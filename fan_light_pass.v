==> flow/design.v <==
module fan_light_pass (
    input ir1, ir2, ntc,              
    input clk, reset,                 
    input [3:0] password,             
    output reg fan, led,              
    output reg [3:0] an,              
    output reg [6:0] seg,
    output reg dp, 
    inout LED_COM,                    
    output reg gate_open,             
    output reg corridor_light         
);
    assign LED_COM = 1;  
    parameter [3:0] CORRECT_PASSWORD = 4'b1010;
    reg [19:0] timer;  
    reg [3:0] seconds_remaining;
    always @(*) begin
        case (ntc ? count_net : 4'd0)
            4'd0: fan = 0;              
            4'd1, 4'd2, 4'd3: fan = clk_div[6];   
            4'd4, 4'd5, 4'd6: fan = clk_div[5];   
            default: fan = 1;           
        endcase
    end
    reg [1:0] entry_state;
    reg [3:0] count_in;
    reg [3:0] count_net;
    always @(posedge clk or posedge reset) begin
        if (reset) begin
            entry_state <= 0;
            count_in <= 0;
        end else begin
            case (entry_state)
                0: if (~ir1 && ir2) entry_state <= 1;
                1: if (~ir1 && ~ir2) entry_state <= 2;
                2: if (ir1 && ~ir2) begin
                        count_in <= count_in + 1;
                        entry_state <= 0;
                    end
            endcase
        end
    end
    reg [1:0] exit_state;
    reg [3:0] count_out;
    always @(posedge clk or posedge reset) begin
        if (reset) begin
            exit_state <= 0;
            count_out <= 0;
        end else begin
            case (exit_state)
                0: if (ir1 && ~ir2) exit_state <= 1;
                1: if (~ir1 && ~ir2) exit_state <= 2;
                2: if (~ir1 && ir2) begin
                        count_out <= count_out + 1;
                        exit_state <= 0;
                    end
            endcase
        end
    end
    always @(*) begin
        count_net = count_in - count_out;
    end
    always @(posedge clk or posedge reset) begin
        if (reset) begin
            gate_open <= 0;
            corridor_light <= 0;
            timer <= 0;
            seconds_remaining <= 0;
        end else begin
            if (password == CORRECT_PASSWORD) begin
                gate_open <= 1;
                corridor_light <= 1;
                timer <= 20'd5000000;  
                seconds_remaining <= 10;  
            end else if (timer >= 0) begin
                timer <= timer - 1;
                if (timer[19:0] % 100000 == 0 && seconds_remaining > 0)
                    seconds_remaining <= seconds_remaining - 1;
                if (timer == 0) begin
                    gate_open <= 0;
                    corridor_light <= 0;
                end
            end
        end
    end
    reg [3:0] current_digit;
    reg [1:0] mux_sel;         
    always @(posedge clk or posedge reset) begin
        if (reset) begin
            mux_sel <= 0;
            an <= 4'b1111;  
        end else begin
            mux_sel <= mux_sel + 1;  
            case (mux_sel)
                2'b00: begin
                    an <= 4'b1110;  
                    current_digit <= count_net;  
                end
                2'b01: begin
                    an <= 4'b1101;  
                    current_digit <= seconds_remaining;  
                end
                default: an <= 4'b1111;  
            endcase
        end
    end
    always @(*) begin
        case (current_digit)
            4'b0000: seg = 7'b1111110;  
            4'b0001: seg = 7'b0110000;  
            4'b0010: seg = 7'b1101101;  
            4'b0011: seg = 7'b1111001;  
            4'b0100: seg = 7'b0110011;  
            4'b0101: seg = 7'b1011011;  
            4'b0110: seg = 7'b1011111;  
            4'b0111: seg = 7'b1110000;  
            4'b1000: seg = 7'b1111111;  
            4'b1001: seg = 7'b1111011;  
            default: seg = 7'b0000000;  
        endcase
    end
    always @(*) dp = 1'b0;  
    reg [15:0] clk_div;
    wire slow_clk = clk_div[15];
    always @(posedge clk or posedge reset) begin
        if (reset)
            clk_div <= 16'b0;
        else
            clk_div <= clk_div + 1;
    end
endmodule
module simple_pwm25 (input clk, output reg pwm_out);
    reg [7:0] cnt;  
    always @(posedge clk) begin
        cnt <= cnt + 1;
        pwm_out <= (cnt < 64);  
    end
endmodule
module simple_clk_div (input clk, output reg clk_out);
    reg [24:0] cnt;  
    always @(posedge clk) begin
        cnt <= cnt + 1;
        clk_out <= cnt[24];  
    end
endmodule
module simple_pwm75 (input clk, output reg pwm_out);
    reg [7:0] cnt;  
    always @(posedge clk) begin
        cnt <= cnt + 1;
        pwm_out <= (cnt < 192);  
    end
endmodule
# Reports on fan_light_pass
# Tool output for the design above, in the order of the flow.
# Line numbers count from 1 in the design file above.
# Not given: --
dict set report design {
  top {fan_light_pass}
  clk_port {clk}
  lib {sky130hd}
  corner {tt_025C_1v80}
}

# After elaboration
# Source: Yosys, flattened and elaborated, memories not mapped. Widths are those after wreduce. Print and check cells do not count. Equal cells are merged and count once.
# Memory sizes are those after Yosys's memory passes, which may raise the word count (mostly to a power of two), join words into wider ones and drop unused or constant bits.
dict set report bits {
  clocked_rd_ports_x_width 7
  n_memories 1
  input_bits 9
  reg_bits 62
  wordCells 88
  rom_bits 112
  out_inout_bits 17
}
# name size word_bits rd write_ports line_no
set memory_table {}
lappend memory_table {{(no name shown)} 16 7 1 0 108} ;# case (current_digit)
dict set report classes {
  equal 18
  n_div 1
  n_cmp 2
  muxes 20
  n_reduce_logical 25
  n_logic 3
  addsub 7
}
# op count
set op_table {}
lappend op_table {{20-bit by 17-bit remainder unit with 32-bit output with constant B} 1}
lappend op_table {{20-bit two-way mux} 2}
lappend op_table {{32-bit zero test} 1}
lappend op_table {{20-bit by 1-bit subtractor with 20-bit output with constant B} 1}
lappend op_table {{20-bit by 1-bit >= comparator with 1-bit output with constant B} 1}
lappend op_table {{20-bit zero test} 1}
lappend op_table {{4-bit two-way mux} 5}
lappend op_table {{16-bit by 1-bit adder with 16-bit output with constant B} 1}
lappend op_table {{2-bit != test with constant B} 6}
lappend op_table {{4-bit by 3-bit == test with 1-bit output with constant B} 3}
lappend op_table {{2-bit case mux with 3-bit select} 2}
lappend op_table {{2-bit AND reduction} 5}
lappend op_table {{2-bit two-way mux} 5}
lappend op_table {{2-bit nonzero test} 4}
lappend op_table {{4-bit by 1-bit adder with 4-bit output with constant B} 2}
lappend op_table {{4-bit by 2-bit == test with 1-bit output with constant B} 2}
lappend op_table {{4-bit AND reduction} 2}
lappend op_table {{4-bit case mux with 2-bit select} 1}
lappend op_table {{2-bit by 1-bit == test with 1-bit output with constant B} 3}
lappend op_table {{2-bit zero test} 3}
lappend op_table {{3-bit nonzero test} 2}
lappend op_table {{3-bit OR reduction} 2}
lappend op_table {{1-bit logical AND} 4}
lappend op_table {{2-bit == test with constant B} 2}
lappend op_table {{4-bit by 1-bit subtractor with 4-bit output with constant B} 1}
lappend op_table {{4-bit by 1-bit greater-than comparator with 1-bit output with constant B} 1}
lappend op_table {{4-bit by 1-bit == test with 1-bit output with constant B} 1}
lappend op_table {{4-bit subtractor} 1}
# Other operator kinds: 7; their cells: 11.

# Depth
# Yosys ltp: most cells in a row. Word level: on the elaborated netlist, between registers, memories and ports. Mapped: between sequential cells and ports; inverters and the memories' decode and read muxes count.
dict set report depth {
  word_depth 6
  abc_area 0
  depth_mapped 19
  mapped_depth_nobuf 15
}

# Netlist
# Source: synth_stat.txt of the flow (Yosys; design flattened, memories mapped). It holds for the ABC_AREA given above (unset counts as 0); a run with the other value may have another netlist.
# cell count area_total_um2
set by_type {}
lappend by_type {sky130_fd_sc_hd__dfrtp_1 46 1.15E+03}
lappend by_type {sky130_fd_sc_hd__xnor2_1 35 306.544}
lappend by_type {sky130_fd_sc_hd__ha_1 18 225.216}
lappend by_type {sky130_fd_sc_hd__nor2_1 57 213.955}
lappend by_type {sky130_fd_sc_hd__nand2_1 48 180.173}
lappend by_type {sky130_fd_sc_hd__nand3_1 32 160.154}
lappend by_type {sky130_fd_sc_hd__a21oi_1 28 140.134}
lappend by_type {sky130_fd_sc_hd__dfxtp_1 7 140.134}
lappend by_type {sky130_fd_sc_hd__o21ai_0 28 140.134}
lappend by_type {sky130_fd_sc_hd__edfxtp_1 4 120.115}
lappend by_type {sky130_fd_sc_hd__mux2i_1 12 120.115}
lappend by_type {sky130_fd_sc_hd__dfstp_2 4 105.101}
lappend by_type {sky130_fd_sc_hd__inv_1 28 105.101}
lappend by_type {sky130_fd_sc_hd__or3_1 15 93.84}
lappend by_type {sky130_fd_sc_hd__buf_4 12 90.086}
lappend by_type {sky130_fd_sc_hd__o211ai_1 12 90.086}
lappend by_type {sky130_fd_sc_hd__xor2_1 9 78.826}
lappend by_type {sky130_fd_sc_hd__nor3_1 13 65.062}
# Not listed: further types 72, cells in them 188.
dict set report synth_totals {
  ffs 61
  mapped_area_um2 5037.3
  buffers 35
  mapped_cells 596
}

# Worst setup path after synthesis
# Source: OpenSTA report_checks on the synthesized netlist (no wires, ideal clock, input and output delay 20% of the period each), path of least setup slack; recovery checks are left aside. Register names are those of the netlist, which keeps one name where synthesis merged equal registers.
dict set report synth_path {
  path_kind {reg2reg}
  startpoint {register timer}
  endpoint {register seconds_remaining[1]}
  setup_time_ps 128
  slack_ps 524
  arrival_ps 4378
  path_delay_ps 4506
  n_path_buf 2
  period_ps 5030
  path_stages 18
  synth_period_reached_ps 4506
}
# "path_delay_ps" is the arrival time less input delay plus setup time.
# "path_stages" counts driving pins, that of a launching flip-flop among them; a cell with two outputs on the path counts twice.
# "synth_period_reached_ps" is the clock period less the worst setup slack; recovery checks do not enter. This is arithmetic on one report: input and output delays are still those of the set period (20% each).
# Where an end lacks its bit number, it is one bit of the signal, or one of the new flip-flops if synthesis recoded a state register.
# A register here has more assigning lines than the two given.
dict set report synth_between {
  cell_sequence {sky130_fd_sc_hd__dfrtp_1 sky130_fd_sc_hd__buf_6 sky130_fd_sc_hd__nor4_4 sky130_fd_sc_hd__o311a_4 sky130_fd_sc_hd__nor2_2 sky130_fd_sc_hd__o41ai_4 sky130_fd_sc_hd__a31oi_1 sky130_fd_sc_hd__buf_4 sky130_fd_sc_hd__nor4_4 sky130_fd_sc_hd__nor2_2 sky130_fd_sc_hd__or3_1 sky130_fd_sc_hd__a22o_1 sky130_fd_sc_hd__o21a_1 sky130_fd_sc_hd__a311o_1 sky130_fd_sc_hd__o31ai_2 sky130_fd_sc_hd__o2111ai_1 sky130_fd_sc_hd__nor3_2 sky130_fd_sc_hd__mux2_1}
}
# item line_no
set synth_lines {}
lappend synth_lines {{from (decl)} 15} ;# reg [19:0] timer;
lappend synth_lines {{from (assign)} 67} ;# timer <= 0;
lappend synth_lines {{from (assign)} 76} ;# timer <= timer - 1;
lappend synth_lines {{to (assign)} 68} ;# seconds_remaining <= 0;
lappend synth_lines {{to (assign)} 78} ;# seconds_remaining <= seconds_remaining - 1;
lappend synth_lines {{to (decl)} 16} ;# reg [3:0] seconds_remaining;
# No chain of elaborated cells between the ends is given.

# Timing after layout
# From the final timing report of run 1: the path of least setup slack in the routed layout; clock arrival at registers is part of the times.
# The report prints the path's times to 10 ps; the period is as set.
dict set report layout_path {
  path_kind {reg2reg}
  startpoint {register timer}
  endpoint {register seconds_remaining[1]}
  path_stages 16
  slack_ps 2750
  period_ps 9090
  arrival_ps 6560
  setup_time_ps 120
  n_path_buf 0
}
# Where an end lacks its bit number, it is one bit of the signal, or one of the new flip-flops if synthesis recoded a state register.
# A register here has more assigning lines than the two given.
dict set report layout_between {
  cell_sequence {sky130_fd_sc_hd__dfrtp_1 sky130_fd_sc_hd__o21ai_4 sky130_fd_sc_hd__o311ai_2 sky130_fd_sc_hd__a31oi_1 sky130_fd_sc_hd__o221a_2 sky130_fd_sc_hd__o31ai_2 sky130_fd_sc_hd__a32o_1 sky130_fd_sc_hd__nand2_1 sky130_fd_sc_hd__o31a_1 sky130_fd_sc_hd__o31a_1 sky130_fd_sc_hd__nor4_4 sky130_fd_sc_hd__o41ai_1 sky130_fd_sc_hd__a21boi_0 sky130_fd_sc_hd__o2111ai_1 sky130_fd_sc_hd__nor3_2 sky130_fd_sc_hd__mux2_1}
}
# item line_no
set layout_lines {}
lappend layout_lines {{from (decl)} 15} ;# reg [19:0] timer;
lappend layout_lines {{from (assign)} 67} ;# timer <= 0;
lappend layout_lines {{from (assign)} 76} ;# timer <= timer - 1;
lappend layout_lines {{to (assign)} 68} ;# seconds_remaining <= 0;
lappend layout_lines {{to (assign)} 78} ;# seconds_remaining <= seconds_remaining - 1;
lappend layout_lines {{to (decl)} 16} ;# reg [3:0] seconds_remaining;
# No chain of elaborated cells between the ends is given.

2 stored runs of fan_light_pass in the flow (synthesis by Yosys, layout by OpenROAD, sky130hd cells), in arbitrary order. Constraints: input delay and output delay 20% of the set period each, output load 0.01 pF.
"period_less_ws_ps" means the clock period less the worst setup slack. The figure is calculated, with input and output delays left at 20% of the set period.
"worstPathTime_ps" is the time allowed to the run's worst setup path (the clock period less input and output delay, where it has them) less its slack. Clock arrival times count: a late capture clock shortens it, a late launch clock lengthens it.
"power.total_mw" is the tool's figure for a default switching activity; nothing was simulated.
"worstPathTime_ps" is given in steps of 10 ps.

[flow] run 1: files
==> flow/run.sh <==
#!/bin/bash
# the make line also repeats the synthesis and layout settings of config.mk as NAME=value (left out here)
make -C /OpenROAD-flow-scripts/flow DESIGN_CONFIG=/design/flow/config.mk WORK_HOME=/design/flow/orfs CLKGATE_MAP_FILE= finish
==> flow/config.mk <==
export PLATFORM = sky130hd
export DESIGN_NAME = fan_light_pass
export DESIGN_NICKNAME = fan_light_pass
export VERILOG_FILES = /design/flow/design.v
export SDC_FILE = /design/flow/constraint.sdc
export NUM_CORES = 4
export LEC_CHECK = 0
export CAP_MARGIN = 20
export CELL_PAD_IN_SITES_DETAIL_PLACEMENT = 1
export CORE_ASPECT_RATIO = 1.76
export CORE_MARGIN = 2
export CORE_UTILIZATION = 27
export CTS_CLUSTER_DIAMETER = 66
export CTS_CLUSTER_SIZE = 54
export PLACE_DENSITY_LB_ADDON = 0.19
export SETUP_SLACK_MARGIN = 2.24
export SLEW_MARGIN = 5
export TNS_END_PERCENT = 15
==> flow/constraint.sdc <==
create_clock -name core_clock -period 9.09 [get_ports {clk}]
set_input_delay 1.8180 -clock core_clock [delete_from_list [all_inputs] [get_ports {clk}]]
set_output_delay 1.8180 -clock core_clock [all_outputs]
set_load 0.01 [all_outputs]

[flow] run 1: metrics
[metrics] worstPathTime_ps = 6340
[metrics] path_kind = reg2reg
[metrics] period_less_ws_ps = 6341
[metrics] cell_area_final_um2 = 5739.2
[metrics] yosys.chip_area_um2 = 5037.3
[metrics] fin_util_pct = 31.2
[metrics] timing.hold.ws_ps = 463
[metrics] power.total_mw = 1.069
[metrics] final_setup_ws_ps = 2749
[metrics] final_die_area_um2 = 19809.5

[flow] run 2: files
==> flow/run.sh <==
#!/bin/bash
# the make line also repeats the synthesis and layout settings of config.mk as NAME=value (left out here)
make -C /OpenROAD-flow-scripts/flow DESIGN_CONFIG=/design/flow/config.mk WORK_HOME=/design/flow/orfs CLKGATE_MAP_FILE= finish
==> flow/config.mk <==
export PLATFORM = sky130hd
export DESIGN_NAME = fan_light_pass
export DESIGN_NICKNAME = fan_light_pass
export VERILOG_FILES = /design/flow/design.v
export SDC_FILE = /design/flow/constraint.sdc
export NUM_CORES = 4
export LEC_CHECK = 0
export CAP_MARGIN = 20
export CELL_PAD_IN_SITES_GLOBAL_PLACEMENT = 0
export CORE_ASPECT_RATIO = 1.11
export CORE_MARGIN = 8
export CORE_UTILIZATION = 61
export CTS_CLUSTER_DIAMETER = 244
export CTS_CLUSTER_SIZE = 23
export GPL_TIMING_DRIVEN = 1
export MAX_ROUTING_LAYER = met4
export MIN_ROUTING_LAYER = met1
export PLACE_DENSITY_LB_ADDON = 0.05
export SETUP_SLACK_MARGIN = 0.95
export SLEW_MARGIN = 0
==> flow/constraint.sdc <==
create_clock -name core_clock -period 3.17 [get_ports {clk}]
set_input_delay 0.6340 -clock core_clock [delete_from_list [all_inputs] [get_ports {clk}]]
set_output_delay 0.6340 -clock core_clock [all_outputs]
set_load 0.01 [all_outputs]

[flow] run 2: metrics
[metrics] worstPathTime_ps = 5200
[metrics] path_kind = reg2reg
[metrics] period_less_ws_ps = 5201
[metrics] cell_area_final_um2 = 7736.2
[metrics] yosys.chip_area_um2 = 5037.3
[metrics] fin_util_pct = 95.0
[metrics] timing.hold.ws_ps = 492
[metrics] power.total_mw = 3.568
[metrics] final_setup_ws_ps = -2031
[metrics] final_die_area_um2 = 11425.4
